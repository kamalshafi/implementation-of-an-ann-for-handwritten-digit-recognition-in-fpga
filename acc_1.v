==> flow/design.v <==
`timescale 1ns / 1ps
module Acc_CRT(
input clk,
input reset,
output sel,
output en
    );
    reg [1:0]curr_state, nxt_state;
    parameter s0= 2'b00;
    parameter s1= 2'b01;
    parameter s2= 2'b10;
    parameter s3= 2'b11;
    always@(posedge clk)  
    begin
    if(reset)
    curr_state=s0;
    else
    curr_state=nxt_state;
    end
    always@(curr_state)  
    begin
    case(curr_state)
    s0:nxt_state=s1;
    s1:nxt_state=s2;
    s2:nxt_state=s3;
    s3:nxt_state=s0;
    endcase 
    end
    assign sel=(curr_state==s0)?1'b1:1'b0;
    assign en=(curr_state==s3)?1'b1:1'b0;
endmodule
`timescale 1ns / 1ps
module acc_1(
input [19:0]mac_in,
input[7:0]b,
input clk,
input reset,
output [21:0]acc_out
    );
    reg[21:0]mux_out,acc_reg;
    reg[21:0]acc_out; 
    wire [21:0]b_ext,sum;
    wire en,sel;
     assign b_ext={{14{b[7]}},b};  
    adder22 a1(mac_in, mux_out,sum);
    Acc_CRT c1(clk,reset,sel,en);
    always @(posedge clk) 
    begin
    if(en)
    acc_out<=sum;
    end
    always@(posedge clk)
    acc_reg<=sum;
    always@(*) 
    begin
    if(sel)
    mux_out=b_ext;
    else
    mux_out=acc_reg;
    end
endmodule
`timescale 1ns / 1ps
module adder22(
input signed [19:0]A,
input signed [21:0]B,
output signed [21:0]O
    );
    assign O=A+B;
endmodule
-- Reports on acc_1
The steps from the RTL of acc_1 to its reports follow in flow order.
Line numbers count from 1 in the design file above.
Cell names lack the library's common part.
Not given: -
- top module: acc_1
- clock: clk
- library: sky130hd
- library corner: tt_025C_1v80

-- Word-level counts
Source: Yosys, flattened and elaborated, memories not mapped. Widths are those after wreduce; folded enables and synchronous resets count as part of the registers. Registers that Yosys merges into a memory's read port (data or address) are not register bits. Print and check cells do not count. Equal cells are merged and count once.
- noted $add $sub $neg: 1
- multipliers at 0
- noted div/mod/pow operators: 0
- noted order comparisons: 0
- noted equal/unequal tests: 3
- shift operators: 0
- muxes and demuxes at 4
- bitwise logic cells at 0
- noted reduce/logical cells: 1
- operator list (kind ; count):
    adder 20 x 22 -> 22 bit ; 1
    two-way mux 22 bit ; 1
    case mux 2 bit (select 4 bit) ; 1
    == test 2 bit (second input constant) ; 2
    == test 2 x 1 -> 1 bit (second input constant) ; 1
    logical NOT 2 bit ; 1
    two-way mux 1 bit ; 2
- register bits after elaboration at 46
- noted bits in latches: 0
- RAM bits at 0
- noted ROM bits: 0
- noted clocked read ports x word width: 0
- memories kept: 0
- noted input port bits: 30
- output and inout port bits: 22
- noted word-level cells: 12

-- Depth
Yosys ltp: most cells in a row. Word level: on the elaborated netlist, between registers, memories and ports. Mapped: between sequential cells and ports; inverters and the memories' decode and read muxes count.
- depth after elaboration: 4
- ABC_AREA: 0
- depth in mapped cells at 11
- gate-level depth less buffers: 11

-- Netlist
Source: synth_stat.txt of the flow (Yosys; design flattened, memories mapped). It holds for the ABC_AREA given above (unset counts as 0); a run with the other value may have another netlist.
- cells by type (type ; count ; total area (sq um)):
    edfxtp_1 ; 22 ; 660.634
    dfxtp_1 ; 26 ; 520.499
    ha_1 ; 21 ; 262.752
    xnor2_1 ; 13 ; 113.859
    a21oi_1 ; 19 ; 95.091
    o21ai_0 ; 19 ; 95.091
    inv_1 ; 23 ; 86.333
    xor2_1 ; 8 ; 70.067
    mux2_2 ; 6 ; 67.565
    a21o_1 ; 8 ; 60.058
    nand2_1 ; 11 ; 41.29
    nor2_1 ; 9 ; 33.782
    nor2b_1 ; 4 ; 25.024
    o21bai_1 ; 3 ; 22.522
    a221o_1 ; 2 ; 20.019
    fa_1 ; 1 ; 20.019
    nand3_1 ; 4 ; 20.019
    nor3_1 ; 4 ; 20.019
Other cell types: 17; their cells: 25.
- mapped cells at 228
- noted mapped area: 2428.6 sq um
- sequential part of the area: 1181.1 sq um
- flip-flops at 48
- buffer cells: 3
By module: a second synthesis without flattening, with its own total; a netlist apart from the flattened one above.
- noted cells (unflattened synthesis): 212
- noted area (unflattened synthesis): 2486.1 sq um
Each row is one instance without its submodules.
- by module (module ; instances ; cells ; area (sq um) ; seq. area (sq um)):
    acc_1 ; 1 ; 69 ; 1375.1 ; 1101.1
    adder22 ; 1 ; 135 ; 998.5 ; 0.0
    Acc_CRT ; 1 ; 8 ; 112.6 ; 80.1

-- Timing after synthesis
Path of least setup slack by OpenSTA after synthesis, without wires, with an ideal clock, recovery checks aside; 20% of the period is set as input and as output delay. Where synthesis merged equal registers, the netlist keeps one of their names.
- path type: reg2reg
- from: register c1.curr_state
- to: register acc_out[17]
- noted period: 2.94 ns
- noted setup time: 0.263 ns
- launch time at the first pin: 0.000 ns
- arrival at 2.723 ns
- required time: 2.677 ns
- noted slack: -0.045 ns
- delay of the path: 2.986 ns
- stages on the path at 11
- noted buffers on the path: 1
- noted synthesis period reached: 2.985 ns
"delay of the path" is the arrival time less input delay plus setup time.
"stages on the path" counts driving pins, that of a launching flip-flop among them; a cell with two outputs on the path counts twice.
"synthesis period reached" is the clock period less the worst setup slack; recovery checks do not enter. This is arithmetic on one report: input and output delays are still those of the set period (20% each).
Where an end lacks its bit number, it is one bit of the signal, or one of the new flip-flops if synthesis recoded a state register.
- cells stage by stage: dfxtp_1 clkbuf_1 mux2_2 ha_1 a21oi_2 a21oi_1 o311ai_2 a21oi_1 a221o_1 a21oi_2 xnor2_1
- RTL lines, path post-synthesis (element ; RTL line ; text):
    start, declared ; 8 ; reg [1:0]curr_state, nxt_state;
    start, assigned ; 16 ; curr_state=s0;
    start, assigned ; 18 ; curr_state=nxt_state;
    end, assigned ; 50 ; acc_out<=sum;
    end, declared ; 38 ; output [21:0]acc_out
Chain of elaborated cells between the ends: none given.

-- Path in the finished layout
From the final timing report of entry A: the path of least setup slack in the routed layout; clock arrival at registers is part of the times.
- path type: reg2reg
- from: register c1.curr_state
- to: register acc_out[19]
- noted period: 2.46 ns
- noted setup time: 0.24 ns
- launch time at the first pin: 0.30 ns
- arrival at 2.78 ns
- required time: 2.52 ns
- noted slack: -0.26 ns
- stages on the path at 12
- noted buffers on the path: 2
Where an end lacks its bit number, it is one bit of the signal, or one of the new flip-flops if synthesis recoded a state register.
- cells stage by stage: dfxtp_4 buf_6 mux2_4 ha_4 nand2_2 nor4_4 o311ai_4 buf_4 a211oi_2 or2_1 a21oi_2 xnor2_2
- RTL lines, path post-layout (element ; RTL line ; text):
    start, declared ; 8 ; reg [1:0]curr_state, nxt_state;
    start, assigned ; 16 ; curr_state=s0;
    start, assigned ; 18 ; curr_state=nxt_state;
    end, assigned ; 50 ; acc_out<=sum;
    end, declared ; 38 ; output [21:0]acc_out
Chain of elaborated cells between the ends: none given.

# Flow runs of acc_1

Flow measurements of acc_1 on sky130hd: 2 stored runs with different settings, listed in no order. Input and output delays are each 20% of the period that was set; the output load is 0.01 pF.
"achieved period" is the run's clock period less its worst setup slack. It is reckoned from that one timing run; input and output delays stay at 20% of the period that was set.
By "power consumption" is meant OpenSTA's value without simulated activity: inputs other than the clock are taken to toggle once in ten clock periods, and the tool carries that through the logic.

Entry A

==> flow/run.sh <==
#!/bin/bash
# the make line also repeats the synthesis and layout settings of config.mk as NAME=value (left out here)
make -C /OpenROAD-flow-scripts/flow DESIGN_CONFIG=/design/flow/config.mk WORK_HOME=/design/flow/orfs CLKGATE_MAP_FILE= finish
==> flow/config.mk <==
export PLATFORM = sky130hd
export DESIGN_NAME = acc_1
export DESIGN_NICKNAME = acc_1
export VERILOG_FILES = /design/flow/design.v
export SDC_FILE = /design/flow/constraint.sdc
export NUM_CORES = 4
export LEC_CHECK = 0
export CAP_MARGIN = 20
export CELL_PAD_IN_SITES_GLOBAL_PLACEMENT = 3
export CORE_MARGIN = 2
export CORE_UTILIZATION = 35
export CTS_CLUSTER_DIAMETER = 389
export CTS_CLUSTER_SIZE = 78
export MAX_ROUTING_LAYER = met4
export MIN_ROUTING_LAYER = met1
export PLACE_DENSITY_LB_ADDON = 0.25
export SETUP_SLACK_MARGIN = 0.5
export SLEW_MARGIN = 40
export TNS_END_PERCENT = 95
==> flow/constraint.sdc <==
create_clock -name core_clock -period 2.46 [get_ports {clk}]
set_input_delay 0.4920 -clock core_clock [delete_from_list [all_inputs] [get_ports {clk}]]
set_output_delay 0.4920 -clock core_clock [all_outputs]
set_load 0.01 [all_outputs]

Measured in entry A:
- power consumption at 3855 uW
- achieved period at 2.724 ns
- setup slack of the critical path at -0.264 ns
- chip area in the Yosys report: 2428.6 sq um
- noted the worst hold slack after layout: 0.444 ns
- standard-cell area after layout: 4252.8 sq um
- noted the area inside the die boundary: 7621.3 sq um

Entry B

==> flow/run.sh <==
#!/bin/bash
# the make line also repeats the synthesis and layout settings of config.mk as NAME=value (left out here)
make -C /OpenROAD-flow-scripts/flow DESIGN_CONFIG=/design/flow/config.mk WORK_HOME=/design/flow/orfs CLKGATE_MAP_FILE= finish
==> flow/config.mk <==
export PLATFORM = sky130hd
export DESIGN_NAME = acc_1
export DESIGN_NICKNAME = acc_1
export VERILOG_FILES = /design/flow/design.v
export SDC_FILE = /design/flow/constraint.sdc
export NUM_CORES = 4
export LEC_CHECK = 0
export CAP_MARGIN = 20
export CORE_MARGIN = 2
export CORE_UTILIZATION = 40
export SLEW_MARGIN = 20
==> flow/constraint.sdc <==
create_clock -name core_clock -period 3.37 [get_ports {clk}]
set_input_delay 0.6740 -clock core_clock [delete_from_list [all_inputs] [get_ports {clk}]]
set_output_delay 0.6740 -clock core_clock [all_outputs]
set_load 0.01 [all_outputs]

Measured in entry B:
- power consumption at 2144 uW
- achieved period at 3.129 ns
- setup slack of the critical path at 0.241 ns
- chip area in the Yosys report: 2428.6 sq um
- noted the worst hold slack after layout: 0.445 ns
- standard-cell area after layout: 3296.9 sq um
- noted the area inside the die boundary: 6710.9 sq um
