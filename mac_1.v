==> flow/design.v <==
`timescale 1ns / 1ps
module Mult(
input signed [7:0]X,
input signed [7:0]W,
output signed [15:0]O
    );
    assign O= X*W;
endmodule
`timescale 1ns / 1ps
module adder16(
input signed[15:0]A,
input signed[15:0]B,
output signed[16:0]Sum
    );
assign Sum=A+B; 
endmodule
`timescale 1ns / 1ps
module adder17(
input signed [16:0]A,
input signed [16:0]B,
output signed [17:0]Sum
    );
    assign Sum=A+B;
endmodule
`timescale 1ns / 1ps
module adder18(
input signed[17:0]A,
input signed[17:0]B,
output signed[18:0]Sum
    );
    assign Sum=A+B;
endmodule
`timescale 1ns / 1ps
module adder19(
input signed[18:0]A,
input signed[18:0]B,
output signed[19:0]Sum
    );
    assign Sum=A+B;
endmodule
`timescale 1ns / 1ps
module mac_1(
input [127:0] pixels,
input [127:0] weights,
input clk,
output [19:0] sum
    );
wire [255:0] p;
wire [135:0] s1;
wire [71:0] s2;
wire [37:0] s3;
reg [127:0]pixels1;
reg [127:0]weights1;
reg [255:0]p1;
wire[19:0]sum1;
reg[19:0]sum;
genvar i;
generate
for (i=0;i<=15;i=i+1)
Mult m1(pixels1[(127-8*i):(127-8*i-7)],weights1[(127-8*i):(127-8*i-7)],p[(255-16*i):(255-16*i-15)]);
endgenerate
genvar k;
generate
for (k=0;k<=7;k=k+1)
adder16 a1(p1[(255-16*2*k):(255-16*2*k-15)],p1[(255-16*(2*k+1)):(255-16*(2*k+1)-15)],s1[(135-17*k):(135-17*k-16)]);
endgenerate
adder17 adder17_1 (s1[135:119], s1[118:102], s2[71:54]);
adder17 adder17_2 (s1[101:85], s1[84:68], s2[53:36]);
adder17 adder17_3 (s1[67:51], s1[50:34], s2[35:18]);
adder17 adder17_4 (s1[33:17], s1[16:0], s2[17:0]);
adder18 adder18_1 (s2[71:54], s2[53:36], s3[37:19]);
adder18 adder18_2 (s2[35:18], s2[17:0], s3[18:0]);
adder19 adder19_1 (s3[37:19], s3[18:0], sum1);
always@(posedge clk)
begin
p1<=p;
pixels1<=pixels;
weights1<=weights;
sum<=sum1;
end
endmodule
## Reports on mac_1

The steps from the RTL of mac_1 to its reports follow in flow order.
Lines are those of the file above, counted from 1.
Library cell names are shortened.
The mark n/a stands for no value.

| inputs | value |
|---|---|
| top module | mac_1 |
| clock input | clk |
| cell library | sky130hd |
| timing corner | tt_025C_1v80 |

## Word-level counts

Source: Yosys, flattened and elaborated, memories not mapped. Widths are those after wreduce; folded enables and synchronous resets count as part of the registers. Registers that Yosys merges into a memory's read port (data or address) are not register bits. Print and check cells do not count. Equal cells are merged and count once.

| cells by class | value |
|---|---|
| $mul | 16 |
| $add $sub $neg | 15 |

Operator list:

| kind | number |
|---|---|
| multiplier 8 x 8 -> 16 bit | 16 |
| adder 16 x 16 -> 17 bit | 8 |
| adder 17 x 17 -> 18 bit | 4 |
| adder 18 x 18 -> 19 bit | 2 |
| adder 19 x 19 -> 20 bit | 1 |

| word-level totals | value |
|---|---|
| output and inout bits | 20 |
| flip-flop bits (word level) | 532 |
| cells after elaboration | 35 |

## Depth

Yosys ltp: most cells in a row. Word level: on the elaborated netlist, between registers, memories and ports. Mapped: between sequential cells and ports; inverters and the memories' decode and read muxes count.

| depth | value |
|---|---|
| depth in word-level cells | 4 |
| ABC_AREA | 0 |
| depth in mapped cells | 20 |
| depth with buffers taken out | 20 |

## Mapped cells and area

The flow's flattened synthesis, as Yosys stat reports it; memories are mapped. The netlist is that of the ABC_AREA named above (0 if unset); the other value can give another one.
Totals and module areas in this step are rounded.

| mapped netlist | value |
|---|---|
| flip-flops | 532 |
| buffers | 11 |
| chip area (Yosys) | 56,500 um2 |
| sequential part of the area | 10,700 um2 |
| cell count | 5,556 |

Cells by type:

| cell | number | total area (um2) |
|---|---|---|
| fa_1 | 1,112 | 2.23E+04 |
| dfxtp_1 | 532 | 1.07E+04 |
| ha_1 | 489 | 6.12E+03 |
| inv_1 | 1,457 | 5.47E+03 |
| and2_1 | 620 | 3,878.72 |
| xnor2_1 | 219 | 1,918.09 |
| nand2_1 | 342 | 1.28E+03 |
| nand2b_1 | 117 | 731.952 |
| a21oi_1 | 105 | 525.504 |
| xor2_1 | 52 | 455.437 |
| nor2b_1 | 71 | 444.176 |
| nor2_1 | 101 | 379.114 |
| a21o_1 | 40 | 300.288 |
| o21ai_0 | 52 | 260.25 |
| nor3_1 | 30 | 150.144 |
| a31oi_1 | 19 | 118.864 |
| nand4_1 | 18 | 112.608 |
| o21a_1 | 15 | 112.608 |

Other cell types: 40; their cells: 165.
The figures by module come from a second, unflattened synthesis with its own total; it is not the netlist above.

| unflattened totals | value |
|---|---|
| cells (unflattened synthesis) | 6,770 |
| area (unflattened synthesis) | 63,800 um2 |

Each row is one instance without its submodules.

Modules:

| module | area (um2) | times used | sequential area (um2) | cells |
|---|---|---|---|---|
| Mult | 2,530 | 16 | 0.0 | 289 |
| mac_1 | 10,700 | 1 | 10,700 | 532 |
| adder16 | 778 | 8 | 0.0 | 95 |
| adder17 | 945 | 4 | 0.0 | 126 |
| adder18 | 873 | 2 | 0.0 | 113 |
| adder19 | 926 | 1 | 0.0 | 124 |

## Path before layout

Path of least setup slack by OpenSTA after synthesis, without wires, with an ideal clock, recovery checks aside; 20% of the period is set as input and as output delay. Where synthesis merged equal registers, the netlist keeps one of their names.

| timing path post-synthesis | value |
|---|---|
| path kind | flip-flop to flip-flop |
| from | reg p1[226] |
| to | reg sum[12] |
| path buffers | 0 |
| delay of the path | 5.140 ns |
| library setup time | 0.121 ns |
| arrival | 5.019 ns |
| clock period | 6.2 ns |
| driving pins on the path | 19 |
| data required time | 6.079 ns |
| path slack | 1.060 ns |
| synthesis period reached | 5.14 ns |

"delay of the path" is the arrival time less input delay plus setup time.
"driving pins on the path": output pins that drive a net of the path, with the launching flip-flop's if there is one; two outputs of one cell count as two.
"synthesis period reached" is the clock period less the worst setup slack; recovery checks do not enter. This is arithmetic on one report: input and output delays are still those of the set period (20% each).
The rows between start and end are the longest chain of elaborated cells between them; the timing report does not say that the signal goes this way. Where chains are equally long, one stands for them.
Each line given opens the expression or statement behind the cell; cells for indexed reads and writes are added by Yosys, which also makes memories of some case tables.

| between the ends, post-synthesis | value |
|---|---|
| cells stage by stage | dfxtp_1 inv_1 fa_1 fa_1 inv_1 fa_1 fa_1 fa_1 inv_1 fa_1 inv_1 ha_1 fa_1 a21o_1 a31o_2 o21a_1 o21a_1 mux2i_1 nand2_1 |
| cells in the longest elaborated chain | 4 |
| elaborated cells between the ends (all ways) | 4 |
| source lines of those cells | 4 |
| those cells by class | 4 x add/sub |

Ends and longest elaborated chain, post-synthesis:

| item | RTL line | text |
|---|---|---|
| from (decl) | 54 | `reg [255:0]p1;` |
| from (assign) | 76 | `p1<=p;` |
| adder 16 x 16 -> 17 bit | 15 | `assign Sum=A+B;` |
| adder 17 x 17 -> 18 bit | 23 | `assign Sum=A+B;` |
| adder 18 x 18 -> 19 bit | 31 | `assign Sum=A+B;` |
| adder 19 x 19 -> 20 bit | 39 | `assign Sum=A+B;` |
| to (assign) | 79 | `sum<=sum1;` |
| to (decl) | 46 | `output [19:0] sum` |

## Worst path after layout

Path of least setup slack in the final report of record 1 (OpenROAD, finished layout, wires in). Where an end is a register, its clock arrival counts in the times.

| timing path post-layout | value |
|---|---|
| path kind | flip-flop to flip-flop |
| from | reg p1[226] |
| to | reg sum[16] |
| path buffers | 0 |
| driving pins on the path | 19 |
| arrival | 6.07 ns |
| clock period | 6.5 ns |
| data required time | 7.10 ns |
| library setup time | 0.07 ns |
| path slack | 1.03 ns |

The rows between start and end are the longest chain of elaborated cells between them; the timing report does not say that the signal goes this way. Where chains are equally long, one stands for them.

| between the ends, post-layout | value |
|---|---|
| cells stage by stage | dfxtp_1 inv_1 fa_1 fa_1 inv_1 fa_1 fa_1 fa_1 inv_1 fa_1 inv_1 ha_1 fa_1 a21o_1 a31o_2 nor2_1 o31ai_1 o31ai_1 xnor2_1 |
| cells in the longest elaborated chain | 4 |
| elaborated cells between the ends (all ways) | 4 |
| source lines of those cells | 4 |
| those cells by class | 4 x add/sub |

Ends and longest elaborated chain, post-layout:

| item | RTL line | text |
|---|---|---|
| from (decl) | 54 | `reg [255:0]p1;` |
| from (assign) | 76 | `p1<=p;` |
| adder 16 x 16 -> 17 bit | 15 | `assign Sum=A+B;` |
| adder 17 x 17 -> 18 bit | 23 | `assign Sum=A+B;` |
| adder 18 x 18 -> 19 bit | 31 | `assign Sum=A+B;` |
| adder 19 x 19 -> 20 bit | 39 | `assign Sum=A+B;` |
| to (assign) | 79 | `sum<=sum1;` |
| to (decl) | 46 | `output [19:0] sum` |

==> runs of mac_1 <==
Top module mac_1; platform sky130hd; tools Yosys and OpenROAD; 2 stored runs in no particular order. Input and output delays are each 20% of the period that was set; the output load is 0.01 pF.
"achieved clock period" means the clock period less the worst setup slack. The figure is calculated, with input and output delays left at 20% of the set period.
By "time of the worst setup path" is meant the share of the clock period that the worst setup path is allowed (20% is reserved at inputs, 20% at outputs), minus its slack. Clock arrival times at its registers enter into it.
Results are given in rounded form.

## Record 1

==> flow/run.sh <==
#!/bin/bash
# the make line also repeats the synthesis and layout settings of config.mk as NAME=value (left out here)
make -C /OpenROAD-flow-scripts/flow DESIGN_CONFIG=/design/flow/config.mk WORK_HOME=/design/flow/orfs CLKGATE_MAP_FILE= finish
==> flow/config.mk <==
export PLATFORM = sky130hd
export DESIGN_NAME = mac_1
export DESIGN_NICKNAME = mac_1
export VERILOG_FILES = /design/flow/design.v
export SDC_FILE = /design/flow/constraint.sdc
export NUM_CORES = 4
export LEC_CHECK = 0
export CAP_MARGIN = 20
export CORE_MARGIN = 2
export CORE_UTILIZATION = 33
export SLEW_MARGIN = 20
==> flow/constraint.sdc <==
create_clock -name core_clock -period 6.5 [get_ports {clk}]
set_input_delay 1.3000 -clock core_clock [delete_from_list [all_inputs] [get_ports {clk}]]
set_output_delay 1.3000 -clock core_clock [all_outputs]
set_load 0.01 [all_outputs]

| result of record 1 | value |
|---|---|
| cell area after synthesis | 56,500 um2 |
| worst hold slack in the final report | 0.468 ns |
| standard-cell area of the final layout | 64,300 um2 |
| achieved clock period | 5.471 ns |
| time of the worst setup path | 5.47 ns |
| critical path kind | flip-flop to flip-flop |
| die footprint | 174,000 um2 |
| summed negative setup slack | 0.000 ns |
| setup slack of the critical path | 1.03 ns |
| utilization in the final report | 37.9 % |

## Record 2

==> flow/run.sh <==
#!/bin/bash
# the make line also repeats the synthesis and layout settings of config.mk as NAME=value (left out here)
make -C /OpenROAD-flow-scripts/flow DESIGN_CONFIG=/design/flow/config.mk WORK_HOME=/design/flow/orfs CLKGATE_MAP_FILE= finish
==> flow/config.mk <==
export PLATFORM = sky130hd
export DESIGN_NAME = mac_1
export DESIGN_NICKNAME = mac_1
export VERILOG_FILES = /design/flow/design.v
export SDC_FILE = /design/flow/constraint.sdc
export NUM_CORES = 4
export LEC_CHECK = 0
export CAP_MARGIN = 5
export CELL_PAD_IN_SITES_DETAIL_PLACEMENT = 2
export CELL_PAD_IN_SITES_GLOBAL_PLACEMENT = 0
export CORE_MARGIN = 2
export CORE_UTILIZATION = 15
export CTS_CLUSTER_SIZE = 55
export GPL_TIMING_DRIVEN = 1
export HOLD_SLACK_MARGIN = 0.14
export MAX_ROUTING_LAYER = met5
export PLACE_DENSITY = 0.46
export SETUP_SLACK_MARGIN = 1.09
export SLEW_MARGIN = 20
==> flow/constraint.sdc <==
create_clock -name core_clock -period 5.85 [get_ports {clk}]
set_input_delay 1.1700 -clock core_clock [delete_from_list [all_inputs] [get_ports {clk}]]
set_output_delay 1.1700 -clock core_clock [all_outputs]
set_load 0.01 [all_outputs]

| result of record 2 | value |
|---|---|
| cell area after synthesis | 56,500 um2 |
| worst hold slack in the final report | 0.567 ns |
| standard-cell area of the final layout | 68,800 um2 |
| achieved clock period | 5.347 ns |
| time of the worst setup path | 5.35 ns |
| critical path kind | flip-flop to flip-flop |
| die footprint | 381,000 um2 |
| summed negative setup slack | 0.000 ns |
| setup slack of the critical path | 0.503 ns |
| utilization in the final report | 18.3 % |
